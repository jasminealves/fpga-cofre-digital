==> flow/design.v <==
module cofre_digital(
    input MAX10_CLK1_50,       
    input [9:0] SW,            
    input [1:0] KEY,           
    output [9:0] LEDR,         
    output [7:0] HEX0, HEX1, HEX2, HEX3, HEX4, HEX5  
);
    parameter SENHA0 = 4'b0011;   
    parameter SENHA1 = 4'b0000;   
    parameter SENHA2 = 4'b0001;   
    parameter SENHA3 = 4'b0101;   
    parameter TEMPO_BLOQUEIO = 29'd500_000_000;  
    parameter TEMPO_ERRO = 29'd15_000_000;  
    parameter [3:0] 
        INICIO      = 4'b0000,
        DIGITO1     = 4'b0001, 
        DIGITO2     = 4'b0010, 
        DIGITO3     = 4'b0011, 
        DIGITO4     = 4'b0100,
        VERIFICACAO = 4'b0101,
        DESBLOQUEADO= 4'b0110,
        ERRO        = 4'b0111,
        BLOQUEADO   = 4'b1000;
    reg [3:0] estado_atual;
    reg [3:0] digitos [0:3];
    reg [1:0] tentativas;
    reg [28:0] contador_tempo;
    reg [28:0] contador_erro;
    reg [28:0] contador_bloqueio;   
    reg [4:0] contagem;
    reg key0_reg;
    always @(posedge MAX10_CLK1_50 or negedge KEY[1]) begin
        if (!KEY[1]) begin  
            key0_reg <= 1'b0;
        end else begin
            key0_reg <= KEY[0];
        end
    end
    wire key0_pressed = ~KEY[0] & key0_reg;
    always @(posedge MAX10_CLK1_50 or negedge KEY[1]) begin
        if (!KEY[1]) begin  
            contador_bloqueio <= 29'b0;
            contagem <= 5'b0;
        end else begin
            if (estado_atual == BLOQUEADO) begin
                contador_bloqueio <= contador_bloqueio + 1;
                if (contador_bloqueio >= TEMPO_BLOQUEIO) begin
                    contador_bloqueio <= 0;
                    contagem <= contagem + 1;
                end
                if (contagem > 9) contagem <= 0;
            end else begin
                contador_bloqueio <= 0;
                contagem <= 0;
            end
        end
    end
    always @(posedge MAX10_CLK1_50 or negedge KEY[1]) begin
        if (!KEY[1]) begin  
            estado_atual <= INICIO;
            contador_tempo <= 29'b0;
            contador_erro <= 29'b0;
            digitos[0] <= 4'b1111;
            digitos[1] <= 4'b1111;
            digitos[2] <= 4'b1111;
            digitos[3] <= 4'b1111;
            tentativas <= 2'b00;
        end else begin
            case (estado_atual)
                INICIO: if (key0_pressed) estado_atual <= DIGITO1;
                DIGITO1: if (key0_pressed) begin
                    digitos[0] <= SW[3:0];
                    estado_atual <= DIGITO2;
                end
                DIGITO2: if (key0_pressed) begin
                    digitos[1] <= SW[3:0];
                    estado_atual <= DIGITO3;
                end
                DIGITO3: if (key0_pressed) begin
                    digitos[2] <= SW[3:0];
                    estado_atual <= DIGITO4;
                end
                DIGITO4: if (key0_pressed) begin
                    digitos[3] <= SW[3:0];
                    estado_atual <= VERIFICACAO;
                end
                VERIFICACAO: begin
                    if (digitos[0]==SENHA0 && digitos[1]==SENHA1 && 
                        digitos[2]==SENHA2 && digitos[3]==SENHA3) begin
                        tentativas <= 2'b00;
                        estado_atual <= DESBLOQUEADO;
                    end else begin
                        if (tentativas == 2'b10) begin
                            estado_atual <= BLOQUEADO;
                        end
                        else begin
                            tentativas <= tentativas + 1;
                            estado_atual <= ERRO;
                        end
                    end
                end
                DESBLOQUEADO: if (!KEY[1]) estado_atual <= INICIO;
                ERRO: begin
                    contador_erro <= contador_erro + 1;
                    if (contador_erro >= TEMPO_ERRO) begin
                        contador_erro <= 29'b0;
                        estado_atual <= INICIO;
                    end
                end
                BLOQUEADO: begin
                    if (contagem >= 1) begin
                        tentativas <= 2'b00;
                        estado_atual <= INICIO;
                    end
                end
                default: estado_atual <= INICIO;
            endcase
        end
    end
    function [7:0] num_to_seg;
        input [3:0] num;
        begin
            case (num)
                4'b0000: num_to_seg = 8'b11000000;  
                4'b0001: num_to_seg = 8'b11111001;  
                4'b0010: num_to_seg = 8'b10100100;  
                4'b0011: num_to_seg = 8'b10110000;  
                4'b0100: num_to_seg = 8'b10011001;  
                4'b0101: num_to_seg = 8'b10010010;  
                4'b0110: num_to_seg = 8'b10000010;  
                4'b0111: num_to_seg = 8'b11111000;  
                4'b1000: num_to_seg = 8'b10000000;  
                4'b1001: num_to_seg = 8'b10010000;  
                default: num_to_seg = 8'b11111111;  
            endcase
        end
    endfunction
    reg [7:0] hex [5:0];
    always @(*) begin
        case (estado_atual)
            INICIO: begin
                hex[5] = 8'b11111111;
                hex[4] = 8'b11111111;
                hex[3] = 8'b10111111;  
                hex[2] = 8'b10111111;  
                hex[1] = 8'b10111111;  
                hex[0] = 8'b10111111;  
            end
            DIGITO1: begin
                hex[5] = 8'b11111111;
                hex[4] = 8'b11111111;
                hex[3] = num_to_seg(digitos[0]);
                hex[2] = 8'b10111111;
                hex[1] = 8'b10111111;
                hex[0] = 8'b10111111;
            end
            DIGITO2: begin
                hex[5] = 8'b11111111;
                hex[4] = 8'b11111111;
                hex[3] = num_to_seg(digitos[0]);
                hex[2] = num_to_seg(digitos[1]);
                hex[1] = 8'b10111111;
                hex[0] = 8'b10111111;
            end
            DIGITO3: begin
                hex[5] = 8'b11111111;
                hex[4] = 8'b11111111;
                hex[3] = num_to_seg(digitos[0]);
                hex[2] = num_to_seg(digitos[1]);
                hex[1] = num_to_seg(digitos[2]);
                hex[0] = 8'b10111111;
            end
            DIGITO4: begin
                hex[5] = 8'b11111111;
                hex[4] = 8'b11111111;
                hex[3] = num_to_seg(digitos[0]);
                hex[2] = num_to_seg(digitos[1]);
                hex[1] = num_to_seg(digitos[2]);
                hex[0] = num_to_seg(digitos[3]);
            end
            VERIFICACAO: begin
                hex[5] = 8'b11111111;
                hex[4] = 8'b11111111;
                hex[3] = num_to_seg(digitos[0]);
                hex[2] = num_to_seg(digitos[1]);
                hex[1] = num_to_seg(digitos[2]);
                hex[0] = num_to_seg(digitos[3]);
            end
            DESBLOQUEADO: begin
                hex[5] = 8'b11000000;  
                hex[4] = 8'b10001100;  
                hex[3] = num_to_seg(digitos[0]);
                hex[2] = num_to_seg(digitos[1]);
                hex[1] = num_to_seg(digitos[2]);
                hex[0] = num_to_seg(digitos[3]);
            end
            ERRO: begin
                hex[5] = 8'b10000110;  
                hex[4] = 8'b10101111;  
                hex[3] = num_to_seg(digitos[0]);
                hex[2] = num_to_seg(digitos[1]);
                hex[1] = num_to_seg(digitos[2]);
                hex[0] = num_to_seg(digitos[3]);
            end
            BLOQUEADO: begin
                hex[5] = 8'b10000011;   
                hex[4] = 8'b11000111;   
                hex[3] = num_to_seg(digitos[0]);
                hex[2] = num_to_seg(digitos[1]);
                hex[1] = num_to_seg(digitos[2]);
                hex[0] = num_to_seg(digitos[3]);
            end
            default: begin
                hex[5] = 8'b11111111;
                hex[4] = 8'b11111111;
                hex[3] = 8'b11111111;
                hex[2] = 8'b11111111;
                hex[1] = 8'b11111111;
                hex[0] = 8'b11111111;
            end
        endcase
    end
    assign HEX5 = hex[5];
    assign HEX4 = hex[4];
    assign HEX3 = hex[3];
    assign HEX2 = hex[2];
    assign HEX1 = hex[1];
    assign HEX0 = hex[0];
    assign LEDR[0] = (estado_atual == DESBLOQUEADO);
    assign LEDR[9] = (estado_atual == ERRO || estado_atual == BLOQUEADO);
    assign LEDR[7:2] = estado_atual;
endmodule
* From RTL to reports: cofre_digital
Tool output for the design above, in the order of the flow.
Line numbers count from 1 in the design file above.
Cell names lack the library's common part.
Not given: --
- Top module :: cofre_digital
- Clock port :: MAX10_CLK1_50
- Library :: sky130hd
- Library corner :: tt_025C_1v80

* Word-level counts
Yosys after proc, flatten, opt, wreduce and memory -nomap, before mapping. Print and check cells are not counted.
Yosys's memory passes give these memory sizes; they may raise the number of words (mostly to a power of two), join words into wider ones and drop unused or constant bits.
- Output and inout port bits :: 58
- Memories kept :: 26
- Register bits :: 86
- Memory bits (read-only) :: 2912
- Input port bits :: 13
- Elaborated cells :: 111
- Muxes and demuxes :: 27
- Add/subtract/negate cells :: 4
- Equal/unequal tests :: 22
- Order comparisons :: 4
- Bitwise logic cells :: 2
- Reduce/logical cells :: 16
** Memories
- (no name shown) :: depth 16, width 7, read ports 1, wr ports 0, line 123 : case (num)
- (no name shown) :: depth 16, width 7, read ports 1, wr ports 0, line 123
- (no name shown) :: depth 16, width 7, read ports 1, wr ports 0, line 123
- (no name shown) :: depth 16, width 7, read ports 1, wr ports 0, line 123
- (no name shown) :: depth 16, width 7, read ports 1, wr ports 0, line 123
- (no name shown) :: depth 16, width 7, read ports 1, wr ports 0, line 123
Further memories, not shown: 20.
** Operator list (count)
- 29-bit 2-to-1 mux :: 3
- 8-bit parallel mux with 9-bit select :: 1
- 8-bit parallel mux with 8-bit select :: 1
- 29-bit by 1-bit adder with 29-bit output with constant B :: 2
- 8-bit parallel mux with 7-bit select :: 1
- 8-bit parallel mux with 6-bit select :: 1
- 7-bit parallel mux with 3-bit select :: 2
- 4-bit 2-to-1 mux :: 10
- 4-bit parallel mux with 9-bit select :: 1
- 29-bit by 24-bit >= comparator with 1-bit output with constant B :: 1
- 29-bit >= comparator with constant B :: 1
- 4-bit by 3-bit == test with 1-bit output with constant B :: 5
- 2-bit inequality test with constant B :: 8
- 5-bit 2-to-1 mux :: 3
- 4-bit by 2-bit == test with 1-bit output with constant B :: 3
- 2-bit AND reduction :: 4
- 4-bit by 1-bit == test with 1-bit output with constant B :: 2
- 4-bit logical NOT :: 2
- 8-bit AND reduction :: 1
- 3-bit inequality test with constant B :: 2
- 2-bit 2-to-1 mux :: 3
- 5-bit by 1-bit adder with 5-bit output with constant B :: 1
- 5-bit by 1-bit >= comparator with 1-bit output with constant B :: 1
- 5-bit by 4-bit > comparator with 1-bit output with constant B :: 1
- 4-bit == test with constant B :: 1
- 4-bit OR reduction :: 1
- 2-bit parallel mux with 2-bit select :: 1
- 1-bit logical AND :: 3
Other operator kinds: 9; their cells: 9.

* Logic depth
Yosys ltp: most cells in a row. Word level: on the elaborated netlist, between registers, memories and ports. Mapped: between sequential cells and ports; inverters and the memories' decode and read muxes count.
- Depth in word-level cells :: 6
- ABC_AREA :: 0
- Mapped depth :: 8
- Depth with buffers taken out :: 7

* Mapped cells and area
Yosys stat after the flow's synthesis: flattened, memories mapped to cells. It holds for the ABC_AREA given above (unset counts as 0); a run with the other value may have another netlist.
** Cells by type
- dfrtp_1 :: count 70, area in all 1751.68 µm²
- dfstp_2 :: count 16, area in all 420.403 µm²
- ha_1 :: count 31, area in all 387.872 µm²
- nor2_1 :: count 66, area in all 247.738 µm²
- nand2_1 :: count 62, area in all 232.723 µm²
- o21ai_0 :: count 36, area in all 180.173 µm²
- mux2_2 :: count 14, area in all 157.651 µm²
- xor2_1 :: count 18, area in all 157.651 µm²
- nand3_1 :: count 30, area in all 150.144 µm²
- buf_4 :: count 19, area in all 142.637 µm²
- inv_1 :: count 38, area in all 142.637 µm²
- a21oi_1 :: count 28, area in all 140.134 µm²
- xnor2_1 :: count 12, area in all 105.101 µm²
- a31oi_1 :: count 15, area in all 93.84 µm²
- nand4_1 :: count 14, area in all 87.584 µm²
- and3_1 :: count 12, area in all 75.072 µm²
- nand2b_1 :: count 10, area in all 62.56 µm²
- o22ai_1 :: count 10, area in all 62.56 µm²
Other cell types: 49; their cells: 136.
- Buffers :: 46
- Synthesis area :: 5624.1 µm²
- Standard cells after synthesis :: 637
- Area of sequential cells :: 2172.1 µm²
- Flip-flop cells :: 86

* Timing after synthesis
OpenSTA on the mapped netlist: ideal clock, no wires. The path of least setup slack (recovery checks aside). Input and output delay are each 20% of the period. Register names are those of the netlist, which keeps one name where synthesis merged equal registers.
- Kind :: register to output
- Start :: register estado_atual[1]
- End :: output port HEX0[6]
- Launch time at the first pin :: 0.000 ns
- Clock period :: 3.24 ns
- Driving pins on the path :: 7
- Output delay :: 0.648 ns
- Buffers on the path :: 1
- Path slack :: 0.911 ns
- Path delay :: 1.681 ns
- Data required time :: 2.592 ns
- Arrival :: 1.681 ns
- Synthesis period reached :: 2.329 ns
"path delay" = arrival - input delay + setup time.
A path that ends at an output port has no setup time.
"driving pins on the path": output pins that drive a net of the path, with the launching flip-flop's if there is one; two outputs of one cell count as two.
"synthesis period reached" is the clock period less the worst setup slack; recovery checks do not enter. This is arithmetic on one report: input and output delays are still those of the set period (20% each).
The rows between start and end are the longest chain of elaborated cells between them; the timing report does not say that the signal goes this way. Where chains are equally long, one stands for them.
Each line given opens the expression or statement behind the cell; cells for indexed reads and writes are added by Yosys, which also makes memories of some case tables.
A register here has more assigning lines than the two given.
- Path through :: dfrtp_1 > buf_2 > nor4_4 > inv_2 > o21ai_0 > o21ai_0 > o21ai_0
- Cells in the longest elaborated chain :: 3
- Elaborated cells between the ends (all ways) :: 11
- Classes of those cells :: 8 x eq/ne; 1 x mux; 2 x reduce/logical
** RTL lines, path post-synthesis
- start, declared :: line 24 : reg [3:0] estado_atual;
- start, assigned :: line 60 : estado_atual <= INICIO;
- start, assigned :: line 70 : INICIO: if (key0_pressed) estado_atual <= DIGITO1;
- 4-bit by 2-bit == test with 1-bit output :: line 140 : case (estado_atual)
- 4-bit OR reduction
- 8-bit parallel mux with 6-bit select :: line 140
- end, declared :: line 6 : output [7:0] HEX0, HEX1, HEX2, HEX3, HEX4, HEX5
Nets of the timed path that keep an RTL name, with a line that drives or declares them; the list need not be complete.
** Nets with RTL names, path post-synthesis (line)
- HEX4[3] :: 140

Add stored flow runs of cofre_digital

cofre_digital: 2 stored runs of the Yosys and OpenROAD flow on sky130hd. The settings differ; the order carries no meaning. The constraints put input and output delay at 20% of the set period each and load the outputs with 0.01 pF.

** Job 1
- Settings :: period_ns=1.8; CORE_UTILIZATION=69; SETUP_SLACK_MARGIN=0.13; PLACE_DENSITY_LB_ADDON=0.06; GPL_TIMING_DRIVEN=1; GPL_ROUTABILITY_DRIVEN=1; CTS_CLUSTER_DIAMETER=325; SLEW_MARGIN=35; CAP_MARGIN=20; CORE_MARGIN=2
- Outcome :: did not finish, clock tree synthesis stopped with DPL-0038

** Job 2
- Settings :: period_ns=3.08; CORE_UTILIZATION=47; SETUP_SLACK_MARGIN=0.38; PLACE_DENSITY_LB_ADDON=0.0; HOLD_SLACK_MARGIN=0.05; CELL_PAD_IN_SITES_DETAIL_PLACEMENT=2; TNS_END_PERCENT=10; GPL_ROUTABILITY_DRIVEN=0; MIN_ROUTING_LAYER=met2; CAP_MARGIN=20; CORE_MARGIN=2; SLEW_MARGIN=20
- Outcome :: did not finish, clock tree synthesis stopped with DPL-0033
